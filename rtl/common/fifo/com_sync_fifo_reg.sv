==> flow/design.v <==
interface com_csr_if;
    parameter  AW = 16;
    parameter  DW = 32;
    localparam SW = DW/8;
    wire                 csr_write ;
    wire [AW-1:0]        csr_addr  ;
    wire [DW-1:0]        csr_wdata ;
    wire [DW/8-1:0]      csr_wstrb ;
    wire                 csr_valid ;
    wire                 csr_ready ;
    wire [DW-1:0]        csr_rdata ;
    modport master(
        input  csr_ready,csr_rdata,
        output csr_valid,csr_write,csr_addr,csr_wdata,csr_wstrb
        );
    modport slave(
        output csr_ready,csr_rdata,
        input  csr_valid,csr_write,csr_addr,csr_wdata,csr_wstrb
        );
    modport monitor(
        input csr_valid,csr_ready,csr_write
        );
endinterface
module com_sync_fifo_ctrl #( parameter
    DEPTH   = 4,
    AW      = $clog2(DEPTH+1)
)
(
input  wire                     clk                 ,
input  wire                     rst_n               ,
input  wire                     clear               ,
input  wire                     wr_en               ,
output wire [AW-1:0]            wr_addr             ,
output wire                     wr_full             ,
input  wire                     rd_en               ,
output wire [AW-1:0]            rd_addr             ,
output wire                     rd_empty            ,
output wire [AW-1:0]            water_level          
);
;
reg  [AW-0:0] rc_wrcnt;
reg  [AW-0:0] rc_rdcnt;
wire full;
wire empty;
wire [AW-0:0] wrcnt_p1  = rc_wrcnt[AW-1:0] + 1'b1;  
wire [AW-0:0] wrcnt_nxt = wrcnt_p1==DEPTH[AW-0:0] ? { !rc_wrcnt[AW],{AW{1'b0}} } : {rc_wrcnt[AW],wrcnt_p1[AW-1:0]};  
always @(posedge clk or negedge rst_n)
begin
    if( !rst_n ) begin
        rc_wrcnt <= 'b0;
    end
    else if( clear ) begin
        rc_wrcnt <= 'b0;
    end
    else if( wr_en && !full ) begin
        rc_wrcnt <= wrcnt_nxt;
    end
end
wire [AW-0:0] rdcnt_p1  = rc_rdcnt[AW-1:0] + 1'b1;  
wire [AW-0:0] rdcnt_nxt = rdcnt_p1==DEPTH[AW-0:0] ? { !rc_rdcnt[AW],{AW{1'b0}} } : {rc_rdcnt[AW],rdcnt_p1[AW-1:0]};
always @(posedge clk or negedge rst_n)
begin
    if( !rst_n ) begin
        rc_rdcnt <= 'b0;
    end
    else if( clear ) begin
        rc_rdcnt <= 'b0;
    end
    else if( rd_en && !empty ) begin
        rc_rdcnt <= rdcnt_nxt;
    end
end
assign full = (rc_wrcnt[AW-1:0]==rc_rdcnt[AW-1:0]) && (rc_wrcnt[AW]==!rc_rdcnt[AW]);
assign empty= (rc_wrcnt[AW-0:0]==rc_rdcnt[AW-0:0]);
assign wr_full   = full;
assign rd_empty  = empty;
assign wr_addr = rc_wrcnt[AW-1:0];
assign rd_addr = rc_rdcnt[AW-1:0];
wire [AW-0:0] minus = {1'b0,rc_rdcnt[AW-1:0]} - {1'b0,rc_wrcnt[AW-1:0]};
wire [AW-0:0] comp  = $signed(minus) + $signed({1'b0,DEPTH[AW-0:0]});
wire [AW-0:0]    wl = (rc_wrcnt[AW]==rc_rdcnt[AW]) ? comp : minus;
assign water_level = wl;
;
;
endmodule  
module com_sync_fifo_reg #( parameter
    DW      = 8,
    DEPTH   = 4,
    AW      = $clog2(DEPTH+1)
)
(
input  wire                     clk                 ,
input  wire                     rst_n               ,
input  wire                     clear               ,
input  wire                     wr_en               ,
input  wire [DW-1:0]            wr_data             ,
output wire                     wr_full             ,
input  wire                     rd_en               ,
output wire [DW-1:0]            rd_data             ,
output wire                     rd_empty            ,
output wire [AW-1:0]            water_level          
);
reg  [DEPTH-1:0][DW-1:0] arc_mem;
wire full;
wire empty;
wire [AW-1:0] wr_addr;
wire [AW-1:0] rd_addr;
com_sync_fifo_ctrl #(
    .DEPTH      ( DEPTH      )   
)u_com_sync_fifo_ctrl
(
    .clk                  ( clk                  ),  
    .rst_n                ( rst_n                ),  
    .clear                ( clear                ),  
    .wr_en                ( wr_en                ),  
    .wr_addr              ( wr_addr              ),  
    .wr_full              ( wr_full              ),  
    .rd_en                ( rd_en                ),  
    .rd_addr              ( rd_addr              ),  
    .rd_empty             ( rd_empty             ),  
    .water_level          ( water_level          )   
);
always @(posedge clk)
begin
    if( wr_en && !wr_full ) begin
        arc_mem[ wr_addr ] <= wr_data;   
    end
end
assign rd_data = arc_mem[ rd_addr ];
endmodule  
# From RTL to reports: com_sync_fifo_reg
# What the tools print for com_sync_fifo_reg, step after step.
# Line numbers count from 1 in the design file above.
# Operators: Yosys type, input widths -> output width; for muxes data width and select width s.
# Library cell names are shortened.
design:
  design: "com_sync_fifo_reg"
  clock_port: "clk"
  library: "sky130hd"
  pvt_corner: "tt_025C_1v80"

# Word-level counts
# Yosys after proc, flatten, opt, wreduce and memory -nomap, before mapping. Memory bits, and registers merged into a memory's read port (data or address), are not among the register bits. Print and check cells are not counted. Equal cells are merged and count once.
word_totals:
  wordCells: 42
  inputBits: 13
  reg_bits: 40
  out_inout_bits: 13
classes:
  n_logic: 3
  reduce_and_logical: 13
  n_addsub: 5
  shift: 3
  eq_ne: 6
  mux: 7
op_table:
  columns: ["cell", "count"]
  rows:
  - ["$neg 6->33", 1]
  - ["$shift 8x33->32", 1]
  - ["$shift 8x33->32 const A", 1]
  - ["$and 32x32->32", 1]
  - ["$or 32x32->32", 1]
  - ["$shiftx 32x7->8", 1]
  - ["$not 32->32", 1]
  - ["$mux 4", 6]
  - ["$reduce_bool 2->1", 4]
  - ["$add 3x1->4 const B", 2]
  - ["$eq 4x3->1 const B", 2]
  - ["$logic_not 1->1", 4]
  - ["$reduce_and 2->1", 2]
  - ["$eq 4x4->1", 1]
  - ["$logic_and 1x1->1", 3]
  - ["$sub 3x3->3", 1]
  - ["$add 3x3->3 const B", 1]
  - ["$eq 3x3->1", 1]
  - ["$mux 3", 1]
  - ["$eq 1x1->1", 2]

# Logic depth
# Depth = most cells in a row (Yosys ltp): at word level without a register or memory, in the mapped netlist without a sequential cell, where the memories' decode and read muxes count.
depth:
  ltp_word: 7
  ABC_AREA: 1
  depth_mapped: 12
  depth_no_buf: 10

# Netlist
# The flow's flattened synthesis, as Yosys stat reports it; memories are mapped. The netlist is that of the ABC_AREA named above (0 if unset); the other value can give another one.
types:
  columns: ["cell_type", "count", "type_area_um2"]
  rows:
  - ["edfxtp_1", 32, 960.922]
  - ["dfrtp_1", 8, 200.192]
  - ["nand2_1", 47, 176.419]
  - ["o21ai_0", 27, 135.13]
  - ["inv_1", 34, 127.622]
  - ["ha_1", 9, 112.608]
  - ["o22ai_1", 16, 100.096]
  - ["a21oi_1", 16, 80.077]
  - ["nand3_1", 15, 75.072]
  - ["o211ai_1", 8, 60.058]
  - ["o31ai_1", 8, 60.058]
  - ["buf_2", 9, 45.043]
  - ["nor2_1", 10, 37.536]
  - ["nand3_4", 2, 35.034]
  - ["nand2_4", 3, 33.782]
  - ["nand2_2", 4, 25.024]
  - ["nor2_4", 2, 22.522]
  - ["fa_1", 1, 20.019]
# Not listed: further types 10, cells in them 15.
mapped:
  seq_area_um2: 1161.1
  ffs: 40
  synth_area_um2: 2411.1
  stdcells: 266

# Worst setup path after synthesis
# Source: OpenSTA report_checks on the synthesized netlist (no wires, ideal clock, input and output delay 20% of the period each), path of least setup slack; recovery checks are left aside. Register names are those of the netlist, which keeps one name where synthesis merged equal registers.
synth_timing:
  path_type: "register -> output"
  start: "register u_com_sync_fifo_ctrl.rc_rdcnt[0]"
  end: "output port water_level[2]"
  required_ns: 3.440
  t_arrival_ns: 1.720
  path_stages: 9
  path_delay_ns: 1.720
  period_ns: 4.3
  path_buffers: 2
  out_delay_ns: 0.860
  launch_ns: 0.000
  path_slack_ns: 1.720
  period_less_setup_slack_ns: 2.58
# "path_delay_ns" = arrival - input delay + setup time.
# A path that ends at an output port has no setup time.
# "path_stages" counts driving pins, that of a launching flip-flop among them; a cell with two outputs on the path counts twice.
# "period_less_setup_slack_ns" = period - worst setup slack (recovery checks aside). The figure is calculated, with input and output delays left at 20% of the set period.
# Between the ends stands the longest chain of elaborated cells between them, by number of cells; it is not shown to be the way that was timed. Of several equally long chains one is given.
# Each line given opens the expression or statement behind the cell; cells for indexed reads and writes are added by Yosys, which also makes memories of some case tables.
# A register here has more assigning lines than the two given.
synth_via:
  path_cell_list: "dfrtp_1 > buf_2 > buf_2 > inv_1 > ha_1 > inv_1 > fa_1 > xnor2_1 > xor2_1"
  elab_chain_len: 3
  cells_between: 3
  cone_classes: "2 x add/sub; 1 x mux"
synth_lines:
  columns: ["item", "line", "source"]
  rows:
  - ["start, declared", 42, "reg  [AW-0:0] rc_rdcnt;"]
  - ["start, assigned", 64, "rc_rdcnt <= 'b0;"]
  - ["start, assigned", 70, "rc_rdcnt <= rdcnt_nxt;"]
  - ["$sub 3x3->3", 79, "wire [AW-0:0] minus = {1'b0,rc_rdcnt[AW-1:0]} - {1'b0,rc_wrcnt[AW-1:0]};"]
  - ["$add 3x3->3", 80, "wire [AW-0:0] comp  = $signed(minus) + $signed({1'b0,DEPTH[AW-0:0]});"]
  - ["$mux 3", 81, "wire [AW-0:0]    wl = (rc_wrcnt[AW]==rc_rdcnt[AW]) ? comp : minus;"]
  - ["end, declared", 101, "output wire [AW-1:0]            water_level"]

# Timing after layout
# From the final timing report of record 1: the path of least setup slack in the routed layout; clock arrival at registers is part of the times.
layout_timing:
  path_type: "register -> output"
  start: "register u_com_sync_fifo_ctrl.rc_rdcnt[0]"
  end: "output port water_level[1]"
  path_buffers: 1
  path_slack_ns: 1.23
  path_stages: 6
  launch_ns: 0.29
  period_ns: 4.02
  t_arrival_ns: 1.98
  required_ns: 3.22
  out_delay_ns: 0.80
# Between the ends stands the longest chain of elaborated cells between them, by number of cells; it is not shown to be the way that was timed. Of several equally long chains one is given.
# A register here has more assigning lines than the two given.
layout_via:
  path_cell_list: "dfrtp_1 > inv_1 > ha_1 > inv_1 > fa_1 > clkdlybuf4s50_1"
  elab_chain_len: 3
  cells_between: 3
  cone_classes: "2 x add/sub; 1 x mux"
layout_lines:
  columns: ["item", "line", "source"]
  rows:
  - ["start, declared", 42, "reg  [AW-0:0] rc_rdcnt;"]
  - ["start, assigned", 64, "rc_rdcnt <= 'b0;"]
  - ["start, assigned", 70, "rc_rdcnt <= rdcnt_nxt;"]
  - ["$sub 3x3->3", 79, "wire [AW-0:0] minus = {1'b0,rc_rdcnt[AW-1:0]} - {1'b0,rc_wrcnt[AW-1:0]};"]
  - ["$add 3x3->3", 80, "wire [AW-0:0] comp  = $signed(minus) + $signed({1'b0,DEPTH[AW-0:0]});"]
  - ["$mux 3", 81, "wire [AW-0:0]    wl = (rc_wrcnt[AW]==rc_rdcnt[AW]) ? comp : minus;"]
  - ["end, declared", 101, "output wire [AW-1:0]            water_level"]

Lab notebook: com_sync_fifo_reg

Top module com_sync_fifo_reg; platform sky130hd; tools Yosys and OpenROAD; 2 stored runs in no particular order. Input and output delays are each 20% of the period that was set; the output load is 0.01 pF.
"achieved_period_ns" = clock period - worst setup slack. The figure is calculated, with input and output delays left at 20% of the set period.
"worst_path_allowed_less_slack_ns" = time allowed to the worst setup path (clock period - input delay - output delay, where it has them) - its slack; a late launch clock adds to it, a late capture clock takes from it.
"fin_power_mw": no workload was simulated; the value follows from the tool's default switching activity.

--- record 1 ---
==> flow/run.sh <==
#!/bin/bash
# the make line also repeats the synthesis and layout settings of config.mk as NAME=value (left out here)
make -C /OpenROAD-flow-scripts/flow DESIGN_CONFIG=/design/flow/config.mk WORK_HOME=/design/flow/orfs CLKGATE_MAP_FILE= finish
==> flow/config.mk <==
export PLATFORM = sky130hd
export DESIGN_NAME = com_sync_fifo_reg
export DESIGN_NICKNAME = com_sync_fifo_reg
export VERILOG_FILES = /design/flow/design.v
export SDC_FILE = /design/flow/constraint.sdc
export NUM_CORES = 4
export LEC_CHECK = 0
export ABC_AREA = 1
export CAP_MARGIN = 35
export CELL_PAD_IN_SITES_DETAIL_PLACEMENT = 0
export CORE_ASPECT_RATIO = 1.44
export CORE_MARGIN = 2
export CORE_UTILIZATION = 19
export GPL_ROUTABILITY_DRIVEN = 1
export MAX_ROUTING_LAYER = met5
export MIN_ROUTING_LAYER = met1
export PLACE_DENSITY_LB_ADDON = 0.01
export SETUP_SLACK_MARGIN = 1.14
export SLEW_MARGIN = 25
export TNS_END_PERCENT = 45
==> flow/constraint.sdc <==
create_clock -name core_clock -period 4.02 [get_ports {clk}]
set_input_delay 0.8040 -clock core_clock [delete_from_list [all_inputs] [get_ports {clk}]]
set_output_delay 0.8040 -clock core_clock [all_outputs]
set_load 0.01 [all_outputs]

==> results, as YAML <==
results:
  synthesis_area_um2: 2411.1
  dieArea_um2: 13622.2
  final_stdcell_area_um2: 3017.9
  finish.utilization_pct: 24.2
  setup_ws_ns: 1.234
  fin_tns_ns: 0.000
  ws_hold_ns: 0.551
  fin_power_mw: 1.433
  achieved_period_ns: 2.786
  worst_path_allowed_less_slack_ns: 1.98
  worst_path_kind: "register -> output"

--- record 2 ---
==> flow/run.sh <==
#!/bin/bash
# the make line also repeats the synthesis and layout settings of config.mk as NAME=value (left out here)
make -C /OpenROAD-flow-scripts/flow DESIGN_CONFIG=/design/flow/config.mk WORK_HOME=/design/flow/orfs CLKGATE_MAP_FILE= finish
==> flow/config.mk <==
export PLATFORM = sky130hd
export DESIGN_NAME = com_sync_fifo_reg
export DESIGN_NICKNAME = com_sync_fifo_reg
export VERILOG_FILES = /design/flow/design.v
export SDC_FILE = /design/flow/constraint.sdc
export NUM_CORES = 4
export LEC_CHECK = 0
export ABC_AREA = 1
export CAP_MARGIN = 40
export CORE_ASPECT_RATIO = 0.88
export CORE_MARGIN = 2
export CORE_UTILIZATION = 20
export MAX_ROUTING_LAYER = met5
export PLACE_DENSITY_LB_ADDON = 0.02
export SLEW_MARGIN = 20
==> flow/constraint.sdc <==
create_clock -name core_clock -period 4.58 [get_ports {clk}]
set_input_delay 0.9160 -clock core_clock [delete_from_list [all_inputs] [get_ports {clk}]]
set_output_delay 0.9160 -clock core_clock [all_outputs]
set_load 0.01 [all_outputs]

==> results, as YAML <==
results:
  synthesis_area_um2: 2411.1
  dieArea_um2: 12951.8
  final_stdcell_area_um2: 2979.1
  finish.utilization_pct: 25.4
  setup_ws_ns: 1.186
  fin_tns_ns: 0.000
  ws_hold_ns: 0.563
  fin_power_mw: 1.217
  achieved_period_ns: 3.394
  worst_path_allowed_less_slack_ns: 2.48
  worst_path_kind: "register -> output"
